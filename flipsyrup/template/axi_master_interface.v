==> flow/design.v <==
module axi_master_interface #
  (
   parameter integer USER_DATA_WIDTH = 128,
   parameter integer USER_ADDR_WIDTH = 32,
   parameter integer C_M_AXI_THREAD_ID_WIDTH       = 1,
   parameter integer C_M_AXI_ADDR_WIDTH            = 32,
   parameter integer C_M_AXI_DATA_WIDTH            = 32,
   parameter integer C_M_AXI_AWUSER_WIDTH          = 1,
   parameter integer C_M_AXI_ARUSER_WIDTH          = 1,
   parameter integer C_M_AXI_WUSER_WIDTH           = 1,
   parameter integer C_M_AXI_RUSER_WIDTH           = 1,
   parameter integer C_M_AXI_BUSER_WIDTH           = 1,
   parameter integer C_M_AXI_SUPPORTS_WRITE        = 1,
   parameter integer C_M_AXI_SUPPORTS_READ         = 1,
   parameter C_M_AXI_TARGET = 'h00000000
   )
  (
   input wire ACLK,
   input wire ARESETN,
   input [USER_ADDR_WIDTH-1:0]      user_addr,
   input                            user_read_enable,
   output reg [USER_DATA_WIDTH-1:0] user_read_data,
   input                            user_write_enable,
   input [USER_DATA_WIDTH-1:0]      user_write_data,
   output reg                       user_ready,
   output wire                      ERROR,
   output wire [C_M_AXI_THREAD_ID_WIDTH-1:0] M_AXI_AWID,
   output wire [C_M_AXI_ADDR_WIDTH-1:0]      M_AXI_AWADDR,
   output wire [8-1:0]                       M_AXI_AWLEN,
   output wire [3-1:0]                       M_AXI_AWSIZE,
   output wire [2-1:0]                       M_AXI_AWBURST,
   output wire                               M_AXI_AWLOCK,
   output wire [4-1:0]                       M_AXI_AWCACHE,
   output wire [3-1:0]                       M_AXI_AWPROT,
   output wire [4-1:0]                       M_AXI_AWQOS,
   output wire [C_M_AXI_AWUSER_WIDTH-1:0]    M_AXI_AWUSER,
   output wire                               M_AXI_AWVALID,
   input  wire                               M_AXI_AWREADY,
   output wire [C_M_AXI_DATA_WIDTH-1:0]      M_AXI_WDATA,
   output wire [C_M_AXI_DATA_WIDTH/8-1:0]    M_AXI_WSTRB,
   output wire                               M_AXI_WLAST,
   output wire [C_M_AXI_WUSER_WIDTH-1:0]     M_AXI_WUSER,
   output wire                               M_AXI_WVALID,
   input  wire                               M_AXI_WREADY,
   input  wire [C_M_AXI_THREAD_ID_WIDTH-1:0] M_AXI_BID,
   input  wire [2-1:0]                       M_AXI_BRESP,
   input  wire [C_M_AXI_BUSER_WIDTH-1:0]     M_AXI_BUSER,
   input  wire                               M_AXI_BVALID,
   output wire                               M_AXI_BREADY,
   output wire [C_M_AXI_THREAD_ID_WIDTH-1:0] M_AXI_ARID,
   output wire [C_M_AXI_ADDR_WIDTH-1:0]      M_AXI_ARADDR,
   output wire [8-1:0]                       M_AXI_ARLEN,
   output wire [3-1:0]                       M_AXI_ARSIZE,
   output wire [2-1:0]                       M_AXI_ARBURST,
   output wire [2-1:0]                       M_AXI_ARLOCK,
   output wire [4-1:0]                       M_AXI_ARCACHE,
   output wire [3-1:0]                       M_AXI_ARPROT,
   output wire [4-1:0]                       M_AXI_ARQOS,
   output wire [C_M_AXI_ARUSER_WIDTH-1:0]    M_AXI_ARUSER,
   output wire                               M_AXI_ARVALID,
   input  wire                               M_AXI_ARREADY,
   input  wire [C_M_AXI_THREAD_ID_WIDTH-1:0] M_AXI_RID,
   input  wire [C_M_AXI_DATA_WIDTH-1:0]      M_AXI_RDATA,
   input  wire [2-1:0]                       M_AXI_RRESP,
   input  wire                               M_AXI_RLAST,
   input  wire [C_M_AXI_RUSER_WIDTH-1:0]     M_AXI_RUSER,
   input  wire                               M_AXI_RVALID,
   output wire                               M_AXI_RREADY
   ); 
  localparam integer C_M_AXI_BURST_LEN = USER_DATA_WIDTH / C_M_AXI_DATA_WIDTH;
  localparam integer C_M_AXI_BURST_COUNT_WIDTH = (
(C_M_AXI_BURST_LEN) <= (1<<0) ? 0 : (C_M_AXI_BURST_LEN) <= (1<<1) ? 1 :
(C_M_AXI_BURST_LEN) <= (1<<2) ? 2 : (C_M_AXI_BURST_LEN) <= (1<<3) ? 3 :
(C_M_AXI_BURST_LEN) <= (1<<4) ? 4 : (C_M_AXI_BURST_LEN) <= (1<<5) ? 5 :
(C_M_AXI_BURST_LEN) <= (1<<6) ? 6 : (C_M_AXI_BURST_LEN) <= (1<<7) ? 7 :
(C_M_AXI_BURST_LEN) <= (1<<8) ? 8 : (C_M_AXI_BURST_LEN) <= (1<<9) ? 9 :
(C_M_AXI_BURST_LEN) <= (1<<10) ? 10 : (C_M_AXI_BURST_LEN) <= (1<<11) ? 11 :
(C_M_AXI_BURST_LEN) <= (1<<12) ? 12 : (C_M_AXI_BURST_LEN) <= (1<<13) ? 13 :
(C_M_AXI_BURST_LEN) <= (1<<14) ? 14 : (C_M_AXI_BURST_LEN) <= (1<<15) ? 15 :
(C_M_AXI_BURST_LEN) <= (1<<16) ? 16 : (C_M_AXI_BURST_LEN) <= (1<<17) ? 17 :
(C_M_AXI_BURST_LEN) <= (1<<18) ? 18 : (C_M_AXI_BURST_LEN) <= (1<<19) ? 19 :
(C_M_AXI_BURST_LEN) <= (1<<20) ? 20 : (C_M_AXI_BURST_LEN) <= (1<<21) ? 21 :
(C_M_AXI_BURST_LEN) <= (1<<22) ? 22 : (C_M_AXI_BURST_LEN) <= (1<<23) ? 23 :
(C_M_AXI_BURST_LEN) <= (1<<24) ? 24 : (C_M_AXI_BURST_LEN) <= (1<<25) ? 25 :
(C_M_AXI_BURST_LEN) <= (1<<26) ? 26 : (C_M_AXI_BURST_LEN) <= (1<<27) ? 27 :
(C_M_AXI_BURST_LEN) <= (1<<28) ? 28 : (C_M_AXI_BURST_LEN) <= (1<<29) ? 29 :
(C_M_AXI_BURST_LEN) <= (1<<30) ? 30 : (C_M_AXI_BURST_LEN) <= (1<<31) ? 31 : 32)+1;
  localparam integer ADDRMASK_WIDTH = (
(USER_DATA_WIDTH / 8) <= (1<<0) ? 0 : (USER_DATA_WIDTH / 8) <= (1<<1) ? 1 :
(USER_DATA_WIDTH / 8) <= (1<<2) ? 2 : (USER_DATA_WIDTH / 8) <= (1<<3) ? 3 :
(USER_DATA_WIDTH / 8) <= (1<<4) ? 4 : (USER_DATA_WIDTH / 8) <= (1<<5) ? 5 :
(USER_DATA_WIDTH / 8) <= (1<<6) ? 6 : (USER_DATA_WIDTH / 8) <= (1<<7) ? 7 :
(USER_DATA_WIDTH / 8) <= (1<<8) ? 8 : (USER_DATA_WIDTH / 8) <= (1<<9) ? 9 :
(USER_DATA_WIDTH / 8) <= (1<<10) ? 10 : (USER_DATA_WIDTH / 8) <= (1<<11) ? 11 :
(USER_DATA_WIDTH / 8) <= (1<<12) ? 12 : (USER_DATA_WIDTH / 8) <= (1<<13) ? 13 :
(USER_DATA_WIDTH / 8) <= (1<<14) ? 14 : (USER_DATA_WIDTH / 8) <= (1<<15) ? 15 :
(USER_DATA_WIDTH / 8) <= (1<<16) ? 16 : (USER_DATA_WIDTH / 8) <= (1<<17) ? 17 :
(USER_DATA_WIDTH / 8) <= (1<<18) ? 18 : (USER_DATA_WIDTH / 8) <= (1<<19) ? 19 :
(USER_DATA_WIDTH / 8) <= (1<<20) ? 20 : (USER_DATA_WIDTH / 8) <= (1<<21) ? 21 :
(USER_DATA_WIDTH / 8) <= (1<<22) ? 22 : (USER_DATA_WIDTH / 8) <= (1<<23) ? 23 :
(USER_DATA_WIDTH / 8) <= (1<<24) ? 24 : (USER_DATA_WIDTH / 8) <= (1<<25) ? 25 :
(USER_DATA_WIDTH / 8) <= (1<<26) ? 26 : (USER_DATA_WIDTH / 8) <= (1<<27) ? 27 :
(USER_DATA_WIDTH / 8) <= (1<<28) ? 28 : (USER_DATA_WIDTH / 8) <= (1<<29) ? 29 :
(USER_DATA_WIDTH / 8) <= (1<<30) ? 30 : (USER_DATA_WIDTH / 8) <= (1<<31) ? 31 : 32);
  reg [USER_ADDR_WIDTH-1:0]    awaddr_offset;
  reg                          awvalid;
  reg [C_M_AXI_DATA_WIDTH-1:0] wdata;
  reg                          wlast;
  reg                          wvalid;
  reg [USER_ADDR_WIDTH-1:0]    araddr_offset;
  reg                          arvalid;
  reg error_reg;
  wire write_resp_error;
  wire read_resp_error; 
  assign M_AXI_AWID = 'b0;   
  assign M_AXI_AWADDR = C_M_AXI_TARGET + awaddr_offset;
  assign M_AXI_AWLEN = C_M_AXI_BURST_LEN - 1;
  assign M_AXI_AWSIZE = (
(C_M_AXI_DATA_WIDTH/8) <= (1<<0) ? 0 : (C_M_AXI_DATA_WIDTH/8) <= (1<<1) ? 1 :
(C_M_AXI_DATA_WIDTH/8) <= (1<<2) ? 2 : (C_M_AXI_DATA_WIDTH/8) <= (1<<3) ? 3 :
(C_M_AXI_DATA_WIDTH/8) <= (1<<4) ? 4 : (C_M_AXI_DATA_WIDTH/8) <= (1<<5) ? 5 :
(C_M_AXI_DATA_WIDTH/8) <= (1<<6) ? 6 : (C_M_AXI_DATA_WIDTH/8) <= (1<<7) ? 7 :
(C_M_AXI_DATA_WIDTH/8) <= (1<<8) ? 8 : (C_M_AXI_DATA_WIDTH/8) <= (1<<9) ? 9 :
(C_M_AXI_DATA_WIDTH/8) <= (1<<10) ? 10 : (C_M_AXI_DATA_WIDTH/8) <= (1<<11) ? 11 :
(C_M_AXI_DATA_WIDTH/8) <= (1<<12) ? 12 : (C_M_AXI_DATA_WIDTH/8) <= (1<<13) ? 13 :
(C_M_AXI_DATA_WIDTH/8) <= (1<<14) ? 14 : (C_M_AXI_DATA_WIDTH/8) <= (1<<15) ? 15 :
(C_M_AXI_DATA_WIDTH/8) <= (1<<16) ? 16 : (C_M_AXI_DATA_WIDTH/8) <= (1<<17) ? 17 :
(C_M_AXI_DATA_WIDTH/8) <= (1<<18) ? 18 : (C_M_AXI_DATA_WIDTH/8) <= (1<<19) ? 19 :
(C_M_AXI_DATA_WIDTH/8) <= (1<<20) ? 20 : (C_M_AXI_DATA_WIDTH/8) <= (1<<21) ? 21 :
(C_M_AXI_DATA_WIDTH/8) <= (1<<22) ? 22 : (C_M_AXI_DATA_WIDTH/8) <= (1<<23) ? 23 :
(C_M_AXI_DATA_WIDTH/8) <= (1<<24) ? 24 : (C_M_AXI_DATA_WIDTH/8) <= (1<<25) ? 25 :
(C_M_AXI_DATA_WIDTH/8) <= (1<<26) ? 26 : (C_M_AXI_DATA_WIDTH/8) <= (1<<27) ? 27 :
(C_M_AXI_DATA_WIDTH/8) <= (1<<28) ? 28 : (C_M_AXI_DATA_WIDTH/8) <= (1<<29) ? 29 :
(C_M_AXI_DATA_WIDTH/8) <= (1<<30) ? 30 : (C_M_AXI_DATA_WIDTH/8) <= (1<<31) ? 31 : 32);
  assign M_AXI_AWBURST = 2'b01;
  assign M_AXI_AWLOCK = 1'b0;
  assign M_AXI_AWCACHE = 4'b0011;
  assign M_AXI_AWPROT = 3'h0;
  assign M_AXI_AWQOS = 4'h0;
  assign M_AXI_AWUSER = 'b1;
  assign M_AXI_AWVALID = awvalid;
  assign M_AXI_WDATA = wdata;
  assign M_AXI_WSTRB = {(C_M_AXI_DATA_WIDTH/8){1'b1}}; 
  assign M_AXI_WLAST = wlast;
  assign M_AXI_WUSER = 'b0;
  assign M_AXI_WVALID = wvalid;
  assign M_AXI_BREADY = C_M_AXI_SUPPORTS_WRITE;
  assign M_AXI_ARID = 'b0;   
  assign M_AXI_ARADDR = C_M_AXI_TARGET + araddr_offset;
  assign M_AXI_ARLEN = C_M_AXI_BURST_LEN - 1;
  assign M_AXI_ARSIZE = (
(C_M_AXI_DATA_WIDTH/8) <= (1<<0) ? 0 : (C_M_AXI_DATA_WIDTH/8) <= (1<<1) ? 1 :
(C_M_AXI_DATA_WIDTH/8) <= (1<<2) ? 2 : (C_M_AXI_DATA_WIDTH/8) <= (1<<3) ? 3 :
(C_M_AXI_DATA_WIDTH/8) <= (1<<4) ? 4 : (C_M_AXI_DATA_WIDTH/8) <= (1<<5) ? 5 :
(C_M_AXI_DATA_WIDTH/8) <= (1<<6) ? 6 : (C_M_AXI_DATA_WIDTH/8) <= (1<<7) ? 7 :
(C_M_AXI_DATA_WIDTH/8) <= (1<<8) ? 8 : (C_M_AXI_DATA_WIDTH/8) <= (1<<9) ? 9 :
(C_M_AXI_DATA_WIDTH/8) <= (1<<10) ? 10 : (C_M_AXI_DATA_WIDTH/8) <= (1<<11) ? 11 :
(C_M_AXI_DATA_WIDTH/8) <= (1<<12) ? 12 : (C_M_AXI_DATA_WIDTH/8) <= (1<<13) ? 13 :
(C_M_AXI_DATA_WIDTH/8) <= (1<<14) ? 14 : (C_M_AXI_DATA_WIDTH/8) <= (1<<15) ? 15 :
(C_M_AXI_DATA_WIDTH/8) <= (1<<16) ? 16 : (C_M_AXI_DATA_WIDTH/8) <= (1<<17) ? 17 :
(C_M_AXI_DATA_WIDTH/8) <= (1<<18) ? 18 : (C_M_AXI_DATA_WIDTH/8) <= (1<<19) ? 19 :
(C_M_AXI_DATA_WIDTH/8) <= (1<<20) ? 20 : (C_M_AXI_DATA_WIDTH/8) <= (1<<21) ? 21 :
(C_M_AXI_DATA_WIDTH/8) <= (1<<22) ? 22 : (C_M_AXI_DATA_WIDTH/8) <= (1<<23) ? 23 :
(C_M_AXI_DATA_WIDTH/8) <= (1<<24) ? 24 : (C_M_AXI_DATA_WIDTH/8) <= (1<<25) ? 25 :
(C_M_AXI_DATA_WIDTH/8) <= (1<<26) ? 26 : (C_M_AXI_DATA_WIDTH/8) <= (1<<27) ? 27 :
(C_M_AXI_DATA_WIDTH/8) <= (1<<28) ? 28 : (C_M_AXI_DATA_WIDTH/8) <= (1<<29) ? 29 :
(C_M_AXI_DATA_WIDTH/8) <= (1<<30) ? 30 : (C_M_AXI_DATA_WIDTH/8) <= (1<<31) ? 31 : 32);
  assign M_AXI_ARBURST = 2'b01;
  assign M_AXI_ARLOCK = 1'b0;
  assign M_AXI_ARCACHE = 4'b0011;
  assign M_AXI_ARPROT = 3'h0;
  assign M_AXI_ARQOS = 4'h0;
  assign M_AXI_ARUSER = 'b1;
  assign M_AXI_ARVALID = arvalid;
  assign M_AXI_RREADY = C_M_AXI_SUPPORTS_READ;
  assign ERROR = error_reg;
  reg aresetn_r;
  reg aresetn_rr;
  reg aresetn_rrr;
  always @(posedge ACLK) begin
    aresetn_r <= ARESETN;
    aresetn_rr <= aresetn_r;
    aresetn_rrr <= aresetn_rr;
  end
  function [USER_ADDR_WIDTH-1:0] addrmask;
    input [USER_ADDR_WIDTH-1:0] in;
    addrmask = { in[USER_ADDR_WIDTH-1:ADDRMASK_WIDTH], {ADDRMASK_WIDTH{1'b0}} };
  endfunction
  reg [USER_ADDR_WIDTH-1:0] user_addr_buf;
  reg [USER_DATA_WIDTH-1:0] user_write_data_buf;
  wire [USER_DATA_WIDTH-1:0] next_user_read_data;
  wire [USER_DATA_WIDTH-1:0] next_user_write_data_buf;
  reg read_busy;
  reg read_addr_done;
  reg [C_M_AXI_BURST_COUNT_WIDTH-1:0] read_cnt;
  reg write_busy;
  reg write_addr_done;
  reg [C_M_AXI_BURST_COUNT_WIDTH-1:0] write_cnt;
  generate if(C_M_AXI_BURST_LEN == 1) begin: burstlen_eq_1
    assign next_user_read_data = M_AXI_RDATA;
  end else begin: burstlen_neq_1
    assign next_user_read_data = {M_AXI_RDATA,
                                  user_read_data[USER_DATA_WIDTH-1:C_M_AXI_DATA_WIDTH]};
  end endgenerate
  generate if(C_M_AXI_BURST_LEN > 1) begin: burstlen_gt_1
    assign next_user_write_data_buf = {{C_M_AXI_DATA_WIDTH{1'b0}},
                                       user_write_data_buf[USER_DATA_WIDTH-1:C_M_AXI_DATA_WIDTH]};
  end else begin: not_burstlen_gt_1
    assign next_user_write_data_buf = 'hx;
  end endgenerate
  always @(posedge ACLK) begin
    if(aresetn_rrr == 0) begin
      arvalid <= 0;
      awvalid <= 0;
      wlast <= 0;
      wvalid <= 0;
      wdata <= 0;
      araddr_offset <= 0;
      awaddr_offset <= 0;
      read_busy <= 0;
      write_busy <= 0;
      read_cnt <= 0;
      write_cnt <= 0;
      read_addr_done <= 0;
      write_addr_done <= 0;
      user_ready <= 0;
      user_addr_buf <= 0;
      user_read_data <= 0;
      user_write_data_buf <= 0;
    end else begin
      arvalid <= 0;
      awvalid <= 0;
      wlast <= 0;
      wvalid <= 0;
      user_ready <= 0;
      if(read_busy) begin
        if(!read_addr_done) begin
          araddr_offset <= user_addr_buf;
          arvalid <= 1;
          if(arvalid && M_AXI_ARREADY) begin
            read_addr_done <= 1;
            arvalid <= 0;
          end
        end
        if(M_AXI_RVALID) begin
          if(C_M_AXI_BURST_LEN == 1) begin
            read_cnt <= 1;
            user_read_data <= next_user_read_data;
            read_busy <= 0;
            user_ready <= 1;
          end else begin
            read_cnt <= read_cnt + 1;
            user_read_data <= next_user_read_data;
            if(read_cnt == C_M_AXI_BURST_LEN -1) begin
              read_busy <= 0;
              user_ready <= 1;
            end
          end
        end
      end
      else if(write_busy) begin
        if(!write_addr_done) begin
          awaddr_offset <= user_addr_buf;
          awvalid <= 1;
          if(awvalid && M_AXI_AWREADY) begin
            write_addr_done <= 1;
            awvalid <= 0;
          end
        end
        if((write_addr_done || (awvalid && M_AXI_AWREADY)) &&
           write_cnt < C_M_AXI_BURST_LEN) begin
          wvalid <= 1;        
          if(!wvalid || (wvalid && M_AXI_WREADY)) begin
            wdata <= user_write_data_buf[C_M_AXI_DATA_WIDTH-1:0];
            if(C_M_AXI_BURST_LEN > 1) begin
              user_write_data_buf <= next_user_write_data_buf;
            end
            write_cnt <= write_cnt + 1;
          end
          if(write_cnt == C_M_AXI_BURST_LEN -1) begin
            wlast <= 1;
          end
        end
        if(write_cnt == C_M_AXI_BURST_LEN && wvalid && !M_AXI_WREADY) begin
          wvalid <= 1;
          wlast <= 1;
        end
        if(M_AXI_BVALID) begin
          write_busy <= 0;
          user_ready <= 1;
        end
      end
      else if(user_read_enable) begin
        user_addr_buf <= addrmask(user_addr);
        read_busy <= 1;
        read_addr_done <= 0;
        read_cnt <= 0;
      end
      else if(user_write_enable) begin
        user_write_data_buf <= user_write_data;
        user_addr_buf <= addrmask(user_addr);
        write_busy <= 1;
        write_addr_done <= 0;
        write_cnt <= 0;
      end 
    end
  end
  assign write_resp_error = C_M_AXI_SUPPORTS_WRITE & M_AXI_BVALID & M_AXI_BRESP[1];
  assign read_resp_error = C_M_AXI_SUPPORTS_READ & M_AXI_RVALID & M_AXI_RRESP[1];
  always @(posedge ACLK) begin
     if (ARESETN == 0)
       error_reg <= 1'b0;
     else if (write_resp_error || read_resp_error)
       error_reg <= 1'b1;
     else
       error_reg <= error_reg;
  end
endmodule
# Step by step through the tools: axi_master_interface
# Tool output for the design above, in the order of the flow.
# Lines are those of the file above, counted from 1.
# Library cell names are shortened.
inputs:
  top_module: "axi_master_interface"
  clock_port: "ACLK"
  cell_library: "sky130hd"
  lib_corner: "tt_025C_1v80"

# Word-level counts
# Yosys after proc, flatten, opt, wreduce and memory -nomap, before mapping. Memory bits, and registers merged into a memory's read port (data or address), are not among the register bits. Print and check cells are not counted. Equal cells are merged and count once.
word_totals:
  regBits: 403
  wordCells: 112
classes:
  muxes: 47
  cmp: 1
  n_eq: 8
  n_logic: 7
  reduce_logical: 26
  n_addsub: 2
op_table:
  columns: ["op", "count"]
  rows:
  - ["128-bit two-way mux", 5]
  - ["32-bit two-way mux", 2]
  - ["1-bit two-way mux", 31]
  - ["3-bit two-way mux", 9]
  - ["3-bit AND reduction", 4]
  - ["1-bit logical AND", 6]
  - ["2-bit by 1-bit != test with 1-bit output with constant B", 3]
  - ["2-bit AND reduction", 3]
  - ["2-bit nonzero test", 3]
  - ["3-bit by 1-bit adder with 3-bit output with constant B", 2]
  - ["3-bit by 2-bit == test with 1-bit output with constant B", 2]
  - ["3-bit OR reduction", 2]
  - ["1-bit inverter", 5]
  - ["5-bit AND reduction", 1]
  - ["2-bit != test with constant B", 2]
  - ["4-bit AND reduction", 1]
  - ["4-bit OR reduction", 1]
  - ["1-bit logical OR", 3]
  - ["3-bit < comparator with constant B", 1]
  - ["3-bit == test with constant B", 1]
  - ["1-bit AND", 2]
  - ["1-bit logical NOT", 2]

# Depth
# Depth = most cells in a row (Yosys ltp): at word level without a register or memory, in the mapped netlist without a sequential cell, where the memories' decode and read muxes count.
depth:
  depth_word: 5
  ABC_AREA: 0
  ltp_mapped: 7

# Mapped cells and area
# Source: synth_stat.txt of the flow (Yosys; design flattened, memories mapped). It holds for the ABC_AREA given above (unset counts as 0); a run with the other value may have another netlist.
synth_totals:
  buffers: 195
  cells: 1626
  synth_area_um2: 14483.9
  flip_flops: 391
by_type:
  columns: ["type", "count"]
  rows:
  - ["dfxtp_1", 391]
  - ["nand2_1", 471]
  - ["a21oi_1", 220]
  - ["mux2i_1", 96]
  - ["o2bb2ai_1", 95]
  - ["buf_4", 70]
  - ["clkbuf_1", 100]
  - ["a22o_1", 32]
  - ["nand3_1", 37]
  - ["o21ai_0", 36]
  - ["ha_1", 5]
  - ["buf_1", 15]
  - ["buf_2", 10]
  - ["nand2b_1", 5]
  - ["nor2b_1", 5]
  - ["nor2_1", 8]
  - ["a31oi_1", 4]
  - ["and3_1", 3]
# Other cell types: 16; their cells: 23.

# Worst setup path after synthesis
# Path of least setup slack by OpenSTA after synthesis, without wires, with an ideal clock, recovery checks aside; 20% of the period is set as input and as output delay. Where synthesis merged equal registers, the netlist keeps one of their names.
synth_timing:
  path_kind: "register to register"
  start: "reg awvalid"
  end: "reg user_write_data_buf[123]"
  slack_ns: 0.117
  delay_ns: 1.863
  clock_period_ns: 1.98
  path_buffers: 2
  arrival_time_ns: 1.746
  stages: 7
  t_first_pin_ns: 0.000
  period_less_setup_slack_ns: 1.863
# "delay_ns" is the arrival time less input delay plus setup time.
# "stages" counts driving pins, that of a launching flip-flop among them; a cell with two outputs on the path counts twice.
# "period_less_setup_slack_ns" = period - worst setup slack (recovery checks aside). The figure is calculated, with input and output delays left at 20% of the set period.
# The rows between start and end are the longest chain of elaborated cells between them; the timing report does not say that the signal goes this way. Where chains are equally long, one stands for them.
# A line is the first line of the expression or statement that the cell stems from. Yosys adds cells for indexed reads and writes and turns some case tables into memories.
# At most two assigning lines are given for a register; there are more.
synth_via:
  path_cell_list: "dfxtp_1 > a21oi_1 > or4_1 > a31o_1 > buf_2 > buf_2 > a22o_1"
  elab_chain_len: 5
synth_rtl:
  columns: ["element", "line", "source"]
  rows:
  - ["from (decl)", 106, "reg                          awvalid;"]
  - ["from (assign)", 214, "awvalid <= 0;"]
  - ["from (assign)", 232, "awvalid <= 0;"]
  - ["1-bit logical AND", 270, "if((write_addr_done || (awvalid && M_AXI_AWREADY)) &&"]
  - ["1-bit logical OR", 270, null]
  - ["1-bit logical AND", 270, null]
  - ["128-bit two-way mux", 270, null]
  - ["128-bit two-way mux", 261, "else if(write_busy) begin"]
  - ["to (assign)", 276, "user_write_data_buf <= next_user_write_data_buf;"]
  - ["to (assign)", 300, "user_write_data_buf <= user_write_data;"]
  - ["to (decl)", 190, "reg [USER_DATA_WIDTH-1:0] user_write_data_buf;"]

# Timing after layout
# Path of least setup slack in the final report of run 2 (OpenROAD, finished layout, wires in). Where an end is a register, its clock arrival counts in the times.
layout_timing:
  path_kind: "register to output"
  start: "reg user_read_data[88]"
  end: "out user_read_data[88]"
  stages: 2
  arrival_time_ns: 1.48
  t_first_pin_ns: 0.53
  path_buffers: 1
  slack_ns: 0.02
  clock_period_ns: 1.87
# At most two assigning lines are given for a register; there are more.
layout_via:
  path_cell_list: "dfxtp_2 > clkdlybuf4s50_1"
  elab_chain_len: 0
layout_rtl:
  columns: ["element", "line", "source"]
  rows:
  - ["from (decl)", 22, "output reg [USER_DATA_WIDTH-1:0] user_read_data,"]
  - ["from (assign)", 248, "user_read_data <= next_user_read_data;"]
  - ["from (assign)", 253, "user_read_data <= next_user_read_data;"]
  - ["to (decl)", 22, null]

==> results <==
2 stored runs of axi_master_interface in the flow (synthesis by Yosys, layout by OpenROAD, sky130hd cells), in arbitrary order. Constraints: input delay and output delay 20% of the set period each, output load 0.01 pF.
"achieved_period_ns" is the run's clock period less its worst setup slack. It is reckoned from that one timing run; input and output delays stay at 20% of the period that was set.
"worst_path_allowed_less_slack_ns" means the part of the period allowed to the worst setup path (the constraints hold back 20% at inputs and 20% at outputs) less its slack; where the path has registers, the arrival times of their clocks count too.
"power_total_mw" rests on the timing tool's default activity at the inputs, not on a simulated workload.

--- run 1 ---
==> flow/run.sh <==
#!/bin/bash
# the make line also repeats the synthesis and layout settings of config.mk as NAME=value (left out here)
make -C /OpenROAD-flow-scripts/flow DESIGN_CONFIG=/design/flow/config.mk WORK_HOME=/design/flow/orfs CLKGATE_MAP_FILE= finish
==> flow/config.mk <==
export PLATFORM = sky130hd
export DESIGN_NAME = axi_master_interface
export DESIGN_NICKNAME = axi_master_interface
export VERILOG_FILES = /design/flow/design.v
export SDC_FILE = /design/flow/constraint.sdc
export NUM_CORES = 4
export LEC_CHECK = 0
export CAP_MARGIN = 20
export CELL_PAD_IN_SITES_GLOBAL_PLACEMENT = 1
export CORE_ASPECT_RATIO = 1.26
export CORE_MARGIN = 4
export CORE_UTILIZATION = 60
export CTS_CLUSTER_SIZE = 93
export GPL_TIMING_DRIVEN = 1
export MAX_ROUTING_LAYER = met4
export PLACE_DENSITY_LB_ADDON = 0.09
export SETUP_SLACK_MARGIN = 0.06
export SLEW_MARGIN = 30
==> flow/constraint.sdc <==
create_clock -name core_clock -period 1.6 [get_ports {ACLK}]
set_input_delay 0.3200 -clock core_clock [delete_from_list [all_inputs] [get_ports {ACLK}]]
set_output_delay 0.3200 -clock core_clock [all_outputs]
set_load 0.01 [all_outputs]

==> results, as YAML <==
outcome: "incomplete, placement halted on FLW-0024"

--- run 2 ---
==> flow/run.sh <==
#!/bin/bash
# the make line also repeats the synthesis and layout settings of config.mk as NAME=value (left out here)
make -C /OpenROAD-flow-scripts/flow DESIGN_CONFIG=/design/flow/config.mk WORK_HOME=/design/flow/orfs CLKGATE_MAP_FILE= finish
==> flow/config.mk <==
export PLATFORM = sky130hd
export DESIGN_NAME = axi_master_interface
export DESIGN_NICKNAME = axi_master_interface
export VERILOG_FILES = /design/flow/design.v
export SDC_FILE = /design/flow/constraint.sdc
export NUM_CORES = 4
export LEC_CHECK = 0
export CAP_MARGIN = 20
export CORE_MARGIN = 2
export CORE_UTILIZATION = 52
export SLEW_MARGIN = 20
==> flow/constraint.sdc <==
create_clock -name core_clock -period 1.87 [get_ports {ACLK}]
set_input_delay 0.3740 -clock core_clock [delete_from_list [all_inputs] [get_ports {ACLK}]]
set_output_delay 0.3740 -clock core_clock [all_outputs]
set_load 0.01 [all_outputs]

==> results, as YAML <==
results:
  achieved_period_ns: 1.854
  worst_path_allowed_less_slack_ns: 1.48
  worstPathKind: "register to output"
  fin_util_pct: 75.2
  final_stdcell_area_um2: 20766.2
  power_total_mw: 19.632
  synth_area_um2: 14483.9
  timing.setup.ws_ns: 0.016
  setupTns_ns: 0.000
  hold_worst_slack_ns: 0.332
  die_footprint_um2: 29205.1
